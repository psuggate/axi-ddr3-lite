==> flow/design.v <==
`timescale 1ns / 100ps
module shift_register (
    clock,
    wren_i,
    addr_i,
    data_i,
    data_o
);
  parameter WIDTH = 8;
  localparam MSB = WIDTH - 1;
  parameter DEPTH = 16;
  localparam ASB = $clog2(DEPTH) - 1;
  input clock;
  input wren_i;
  input [ASB:0] addr_i;
  input [MSB:0] data_i;
  output [MSB:0] data_o;
  reg [MSB:0] data_q;
  assign data_o = data_q;
  genvar ii;
  generate
    begin : g_shift
      reg [MSB:0] srl[0:DEPTH-1];
      for (ii = 0; ii < DEPTH - 1; ii = ii + 1) begin : g_forshi
        always @(posedge clock) begin
          if (wren_i) begin
            srl[ii+1] <= srl[ii];
          end
        end
      end
      always @(posedge clock) begin
        if (wren_i) begin
          srl[0] <= data_i;
        end
        data_q <= srl[addr_i];
      end
    end
  endgenerate   
endmodule   
# Step by step through the tools: shift_register
# The steps from the RTL of shift_register to its reports follow in flow order.
# Line numbers count from 1 in the design file above.
# Library cell names are shortened.
# Not given: -
# inputs
top	shift_register
clock_port	clock
lib	sky130hd
lib_corner	tt_025C_1v80

# Word level
# Source: Yosys, flattened and elaborated. Widths are those after wreduce; folded enables and synchronous resets count as part of the registers. Registers that Yosys merges into a memory's read port (data or address) are not register bits. Print and check cells do not count. Equal cells are merged and count once.
# word_totals
register_bits	136
input_bits	14
output_inout_bits	8
word_cells	34
# op_classes
eq_ne	15
muxes	1
reduce_and_logical	1
# op_table
op	n
8-bit case mux with 16-bit select	1
4-bit == test with constant B	8
4-bit by 3-bit == test with 1-bit output with constant B	4
4-bit by 2-bit == test with 1-bit output with constant B	2
4-bit by 1-bit == test with 1-bit output with constant B	1
4-bit logical NOT	1

# Depth
# Yosys ltp: most cells in a row. Word level: on the elaborated netlist, between registers, memories and ports. Mapped: between sequential cells and ports; inverters and the memories' decode and read muxes count.
# depth
word_depth	2
ABC_AREA	0
ltp_mapped	8
depth_no_buf	5

# After synthesis
# The flow's flattened synthesis, as Yosys stat reports it; memories are mapped. The netlist is that of the ABC_AREA named above (0 if unset); the other value can give another one.
# Totals and module areas in this step are rounded.
# by_type
type	n	type_area_um2
edfxtp_1	128	3.84E+03
dfxtp_1	8	160.154
mux2i_1	11	110.106
a22oi_1	12	90.086
a21oi_1	16	80.077
a32oi_1	9	78.826
mux2_2	7	78.826
nor2_1	15	56.304
a31oi_1	8	50.048
nor2b_1	8	50.048
buf_2	9	45.043
nand3_1	9	45.043
o221ai_1	5	43.792
o22ai_1	7	43.792
a311o_1	4	40.038
a22o_1	4	35.034
buf_6	3	33.782
and3_1	5	31.28
# Not listed: further types 20, cells in them 44.
# synth_totals
mapped_cells	312
synth_area_um2	5210
sequential_area_um2	4000
ffs	136
buf_cells	18

# Timing after synthesis
# Source: OpenSTA report_checks on the synthesized netlist (no wires, ideal clock, input and output delay 20% of the period each), path of least setup slack; recovery checks are left aside. Register names are those of the netlist, which keeps one name where synthesis merged equal registers.
# synth_timing
kind	input to register
startpoint	in addr_i[0]
endpoint	reg data_q[2]
clock_period_ns	1.53
in_delay_ns	0.306
setup_time_ns	0.122
t_first_pin_ns	0.306
arrival_time_ns	1.411
required_time_ns	1.408
path_slack_ns	-0.003
path_delay_ns	1.227
driving_pins	6
n_path_buf	2
synth_period_reached_ns	1.533
# "path_delay_ns" = arrival - input delay + setup time.
# "driving_pins": output pins that drive a net of the path, with the launching flip-flop's if there is one; two outputs of one cell count as two.
# "synth_period_reached_ns" = period - worst setup slack (recovery checks aside). The figure is calculated, with input and output delays left at 20% of the set period.
# Between the ends stands the longest chain of elaborated cells between them, by number of cells; it is not shown to be the way that was timed. Of several equally long chains one is given.
# A line is the first line of the expression or statement that the cell stems from. Yosys adds cells for indexed reads and writes and turns some case tables into memories.
# synth_via
path_cell_list	buf_6 buf_6 mux2_4 a32oi_1 o221ai_1 o32a_1
elab_chain_cells	2
cone_cells	17
cone_lines	1
cone_classes	eq/ne (15); mux (1); reduce/logical (1)
# synth_lines
element	line	source
start, declared	15	input [ASB:0] addr_i;
4-bit == test	35	data_q <= srl[addr_i];
8-bit case mux with 16-bit select	35
end, assigned	35
end, declared	18	reg [MSB:0] data_q;

# Worst path after layout
# From the final timing report of job 2: the path of least setup slack in the routed layout; clock arrival at registers is part of the times.
# layout_timing
kind	register to register
startpoint	reg g_shift.srl[7][1]
endpoint	reg data_q[1]
clock_period_ns	1.66
setup_time_ns	0.11
t_first_pin_ns	0.41
arrival_time_ns	1.75
required_time_ns	1.96
path_slack_ns	0.21
driving_pins	5
n_path_buf	0
# Between the ends stands the longest chain of elaborated cells between them, by number of cells; it is not shown to be the way that was timed. Of several equally long chains one is given.
# layout_via
path_cell_list	edfxtp_1 a22oi_2 o22ai_1 a311o_1 o32a_1
elab_chain_cells	1
cone_cells	1
cone_lines	1
cone_classes	mux (1)
# layout_lines
element	line	source
start, declared	23	reg [MSB:0] srl[0:DEPTH-1];
start, assigned	27	srl[ii+1] <= srl[ii];
8-bit case mux with 16-bit select	35	data_q <= srl[addr_i];
end, assigned	35
end, declared	18	reg [MSB:0] data_q;

# Top module shift_register; platform sky130hd; tools Yosys and OpenROAD; 2 stored runs in no particular order. Input and output delays are each 20% of the period that was set; the output load is 0.01 pF.
# "achieved_clock_period_ns": clock period set for the run, less the worst setup slack. It is reckoned from that one timing run; input and output delays stay at 20% of the period that was set.
# "worst_path_ns" = time allowed to the worst setup path (clock period - input delay - output delay, where it has them) - its slack; a late launch clock adds to it, a late capture clock takes from it.
# By "power_mw" is meant OpenSTA's value without simulated activity: inputs other than the clock are taken to toggle once in ten clock periods, and the tool carries that through the logic.
# Measured values are rounded.
# Settings: - = not set for that run.
# A result given as - is not shown for that run.
run	period_ns	CORE_UTILIZATION	PLACE_DENSITY_LB_ADDON	CELL_PAD_IN_SITES_GLOBAL_PLACEMENT	GPL_TIMING_DRIVEN	CTS_CLUSTER_SIZE	CAP_MARGIN	SLEW_MARGIN	MIN_ROUTING_LAYER	CORE_MARGIN	SETUP_SLACK_MARGIN	ABC_AREA	power_mw	worst_path_ns	critical_path_type	design.die.area_um2	total_negative_slack_ns	achieved_clock_period_ns	finish.stdcell_area_um2	synth_area_um2	setup_ws_ns
job 1	2.03	70	0.24	2	1	92	20	35	met1	2	-	-	-	-	-	-	-	-	-	-	-
job 2	1.66	37	0.18	3	-	-	25	20	met2	2	0.4	0	8.13	1.45	register to register	15100	0.000	1.455	6860	5210	0.205
# Job 1: stopped before the end: placement reported FLW-0024
