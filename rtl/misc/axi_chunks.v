==> flow/design.v <==
`timescale 1ns / 100ps
module axi_chunks (
    clock,
    reset,
    avalid_i,
    aready_o,
    alen_i,
    aburst_i,
    aid_i,
    aaddr_i,
    xvalid_o,
    xready_i,
    xseq_o,
    xid_o,
    xaddr_o
);
  parameter ADDRS = 32;
  parameter ASB = ADDRS - 1;
  parameter AXI_WIDTH = 32;
  parameter OUT_WIDTH = 16;
  parameter CHUNK = 2;
  localparam CSB = 7 - CHUNK;
  localparam CHUNK_SIZE = 1 << (2 + $clog2(AXI_WIDTH) - $clog2(OUT_WIDTH));
  parameter REQID = 4;
  localparam ISB = REQID - 1;
  input clock;
  input reset;
  input avalid_i;
  output aready_o;
  input [7:0] alen_i;
  input [1:0] aburst_i;
  input [ISB:0] aid_i;
  input [ASB:0] aaddr_i;
  output xvalid_o;
  input xready_i;
  output xseq_o;
  output [ISB:0] xid_o;
  output [ASB:0] xaddr_o;
  reg busy_q;
  reg [ISB:0] trid_q;
  reg [ASB:0] addr_q;
  wire busy_w, wseq_w;
  wire [ISB:0] trid_w;
  wire [ASB:0] addr_w;
  wire [CSB:0] cnext;
  reg  [CSB:0] count;
  assign aready_o = !busy_q && xready_i;
  assign xvalid_o = busy_w;
  assign xseq_o = wseq_w;
  assign xid_o = trid_w;
  assign xaddr_o = addr_w;
  assign busy_w = avalid_i & xready_i | busy_q;
  assign trid_w = busy_q ? trid_q : aid_i;
  assign addr_w = busy_q ? addr_q : aaddr_i;
  assign wseq_w = (~busy_q & avalid_i & xready_i & alen_i[7:CHUNK] != 0) | cnext > 0;
  assign cnext = count > 0 ? count - 1 : count;
  always @(posedge clock) begin
    if (reset) begin
      busy_q <= 1'b0;
      trid_q <= {REQID{1'bx}};
      addr_q <= {ADDRS{1'bx}};
      count  <= 0;
    end else if (!busy_q && avalid_i && xready_i) begin
      busy_q <= alen_i[7:CHUNK] != 0;
      trid_q <= aid_i;
      addr_q <= aaddr_i + CHUNK_SIZE;
      count  <= alen_i[CSB:CHUNK];
    end else if (busy_q && xready_i) begin
      busy_q <= cnext > 0;
      trid_q <= trid_q;
      addr_q <= addr_q + CHUNK_SIZE;
      count  <= cnext;
    end
  end
endmodule   
# From RTL to reports: axi_chunks

What the tools print for axi_chunks, step after step.
Lines are those of the file above, counted from 1.
Operators: Yosys type, input widths -> output width; for muxes data width and select width s.
Cell names lack the library's common part.
Not given: --

Top module: axi_chunks
Clock input: clock
Library: sky130hd
Library corner: tt_025C_1v80

# After elaboration

Yosys after proc, flatten, opt, wreduce and memory -nomap, before mapping. Memory bits, and registers merged into a memory's read port (data or address), are not among the register bits. Print and check cells are not counted.

$add $sub $neg: 3
Magnitude comparators: 2
Muxes and demuxes: 12
Bitwise operators: 7
Reductions and logical operators: 10

Operators with widths:

| kind                  | number |
| $mux 32               | 4 |
| $add 32x4->32 const B | 2 |
| $mux 4                | 5 |
| $gt 6x1->1 const B    | 2 |
| $sub 6x1->6 const B   | 1 |
| $reduce_bool 6->1     | 1 |
| $mux 6                | 1 |
| $and 1x1->1           | 4 |
| $logic_and 1x1->1     | 4 |
| $reduce_bool 2->1     | 2 |
| $reduce_bool 3->1     | 1 |
| $or 1x1->1            | 2 |
| $reduce_or 2->1       | 1 |
| $mux 1                | 2 |
| $not 1->1             | 1 |
| $logic_not 1->1       | 1 |

Flip-flop bits (word level): 43
Input bits: 50
Output and inout bits: 39
Word-level cells: 39

# Logic depth

Longest topological path by Yosys (ltp), each cell counted once; first at word level (registers and memories cut), then after technology mapping (sequential cells cut; the memories' decode and read muxes count).

Depth after elaboration: 5
ABC_AREA: 0
Depth in mapped cells: 14
Depth with buffers taken out: 9

# Netlist

The flow's flattened synthesis, as Yosys stat reports it; memories are mapped. The netlist is that of the ABC_AREA named above (0 if unset); the other value can give another one.

Standard cells after synthesis: 303
Cell area after synthesis: 3166.8 um^2
Area of sequential cells: 1221.2 um^2
Mapped flip-flops: 43
Buffer cells: 13

Cells by type:

| type     | number | area in all (um^2) |
| edfxtp_1 | 36     | 1.08E+03 |
| mux2_2   | 37     | 416.65 |
| mux2i_1  | 27     | 270.259 |
| xor2_1   | 20     | 175.168 |
| dfxtp_1  | 7      | 140.134 |
| xnor2_1  | 16     | 140.134 |
| nand3_1  | 24     | 120.115 |
| nand4_1  | 14     | 87.584 |
| nand2_1  | 18     | 67.565 |
| nor2_1   | 17     | 63.811 |
| nor3_1   | 8      | 40.038 |
| o21ai_0  | 8      | 40.038 |
| a21o_1   | 5      | 37.536 |
| ha_1     | 3      | 37.536 |
| nor3b_1  | 5      | 37.536 |
| a21oi_1  | 6      | 30.029 |
| nand2b_1 | 4      | 25.024 |
| a22oi_1  | 3      | 22.522 |

Not listed: further types 29, cells in them 45.

# Timing after synthesis

OpenSTA on the mapped netlist: ideal clock, no wires. The path of least setup slack (recovery checks aside). Input and output delay are each 20% of the period. Register names are those of the netlist, which keeps one name where synthesis merged equal registers.

Path type: input port to flip-flop
Start point: input avalid_i
End point: register addr_q[27]
Period: 5.55 ns
Arrival: 3.246 ns
Required time: 5.275 ns
Path slack: 2.029 ns
Delay of the path: 2.411 ns
Stages on the path: 13
Buffers on the path: 5
Synthesis period reached: 3.521 ns

"delay of the path" = arrival - input delay + setup time.
"stages on the path": output pins that drive a net of the path, with the launching flip-flop's if there is one; two outputs of one cell count as two.
"synthesis period reached" = period - worst setup slack (recovery checks aside). The figure is calculated, with input and output delays left at 20% of the set period.
Between the ends stands the longest chain of elaborated cells between them, by number of cells; it is not shown to be the way that was timed. Of several equally long chains one is given.
Each line given opens the expression or statement behind the cell; cells for indexed reads and writes are added by Yosys, which also makes memories of some case tables.
At most two assigning lines are given for a register; there are more.
The path ends at the data pin of a flip-flop with enable; ways to the enable are not counted.

Cell sequence: nand3b_4 -> buf_6 -> buf_2 -> buf_2 -> buf_1 -> nand2_1 -> nand2_1 -> ha_1 -> o221ai_1 -> buf_2 -> nor3_1 -> xnor2_1 -> mux2i_1
Length of the longest elaborated chain: 4
Elaborated cells on any way between the ends: 4
Source lines of those cells: 2
Classes of those cells: 2 x mux; 2 x reduce/logical

RTL lines, path post-synthesis:

| what                 | line | RTL |
| from (decl)          | 28   | `input avalid_i;` |
| $logic_and 1x1->1 x2 | 63   | `end else if (!busy_q && avalid_i && xready_i) begin` |
| $mux 32              | 63   |  |
| $mux 32              | 58   | `if (reset) begin` |
| to (assign)          | 61   | `addr_q <= {ADDRS{1'bx}};` |
| to (assign)          | 66   | `addr_q <= aaddr_i + CHUNK_SIZE;` |
| to (decl)            | 41   | `reg [ASB:0] addr_q;` |

# Worst path after layout

From the final timing report of flow run 1: the path of least setup slack in the routed layout; clock arrival at registers is part of the times.

Path type: input port to output port
Start point: input xready_i
End point: output xseq_o
Period: 3.76 ns
External output delay: 0.75 ns
Arrival: 2.59 ns
Required time: 3.01 ns
Path slack: 0.42 ns
Stages on the path: 6
Buffers on the path: 2

Between the ends stands the longest chain of elaborated cells between them, by number of cells; it is not shown to be the way that was timed. Of several equally long chains one is given.

Cell sequence: clkdlybuf4s50_1 -> nand3b_4 -> a21oi_1 -> inv_1 -> nand2_1 -> clkdlybuf4s50_1
Length of the longest elaborated chain: 3
Elaborated cells on any way between the ends: 3
Source lines of those cells: 1
Classes of those cells: 3 x logic

RTL lines, path post-layout:

| what           | line | RTL |
| from (decl)    | 35   | `input xready_i;` |
| $and 1x1->1 x2 | 55   | `assign wseq_w = (~busy_q & avalid_i & xready_i & alen_i[7:CHUNK] != 0) \| cnext > 0;` |
| $or 1x1->1     | 55   |  |
| to (decl)      | 36   | `output xseq_o;` |

Memo
Re: implementation data of axi_chunks

Record of 2 stored runs of the RTL-to-layout flow on axi_chunks, platform sky130hd. The runs are unordered. Constraints: input delay and output delay 20% of the set period each, output load 0.01 pF.
"critical setup path time": the worst setup path's part of the clock period (all of it between registers, 20% less for each end at a port) less its slack. A launch clock that arrives late makes it longer, a capture clock that arrives late makes it shorter.
"power" is the tool's figure for a default switching activity; nothing was simulated.
Settings: n/a = not set for that run.

| item                                          | flow run 1                | flow run 2                |
| period_ns                                     | 3.76                      | 3.03                      |
| CAP_MARGIN                                    | 20                        | 0                         |
| CORE_MARGIN                                   | 2                         | 7                         |
| CORE_UTILIZATION                              | 40                        | 22                        |
| SLEW_MARGIN                                   | 20                        | 20                        |
| SETUP_SLACK_MARGIN                            | n/a                       | 0.09                      |
| PLACE_DENSITY_LB_ADDON                        | n/a                       | 0.01                      |
| CELL_PAD_IN_SITES_GLOBAL_PLACEMENT            | n/a                       | 2                         |
| GPL_ROUTABILITY_DRIVEN                        | n/a                       | 0                         |
| CTS_CLUSTER_DIAMETER                          | n/a                       | 242                       |
| MAX_ROUTING_LAYER                             | n/a                       | met5                      |
| worst-case hold slack (ns)                    | 0.494                     | 0.485                     |
| die area (um^2)                               | 8644.4                    | 17949.3                   |
| worst setup slack after layout (ns)           | 0.418                     | 0.200                     |
| final utilization (%)                         | 55.5                      | 33.5                      |
| power (mW)                                    | 1.632                     | 2.186                     |
| critical setup path time (ns)                 | 1.84                      | 1.62                      |
| kind of the worst setup path                  | input port to output port | input port to output port |
| standard-cell area of the final layout (um^2) | 4267.8                    | 4680.7                    |
| chip area in the Yosys report (um^2)          | 3166.8                    | 3166.8                    |
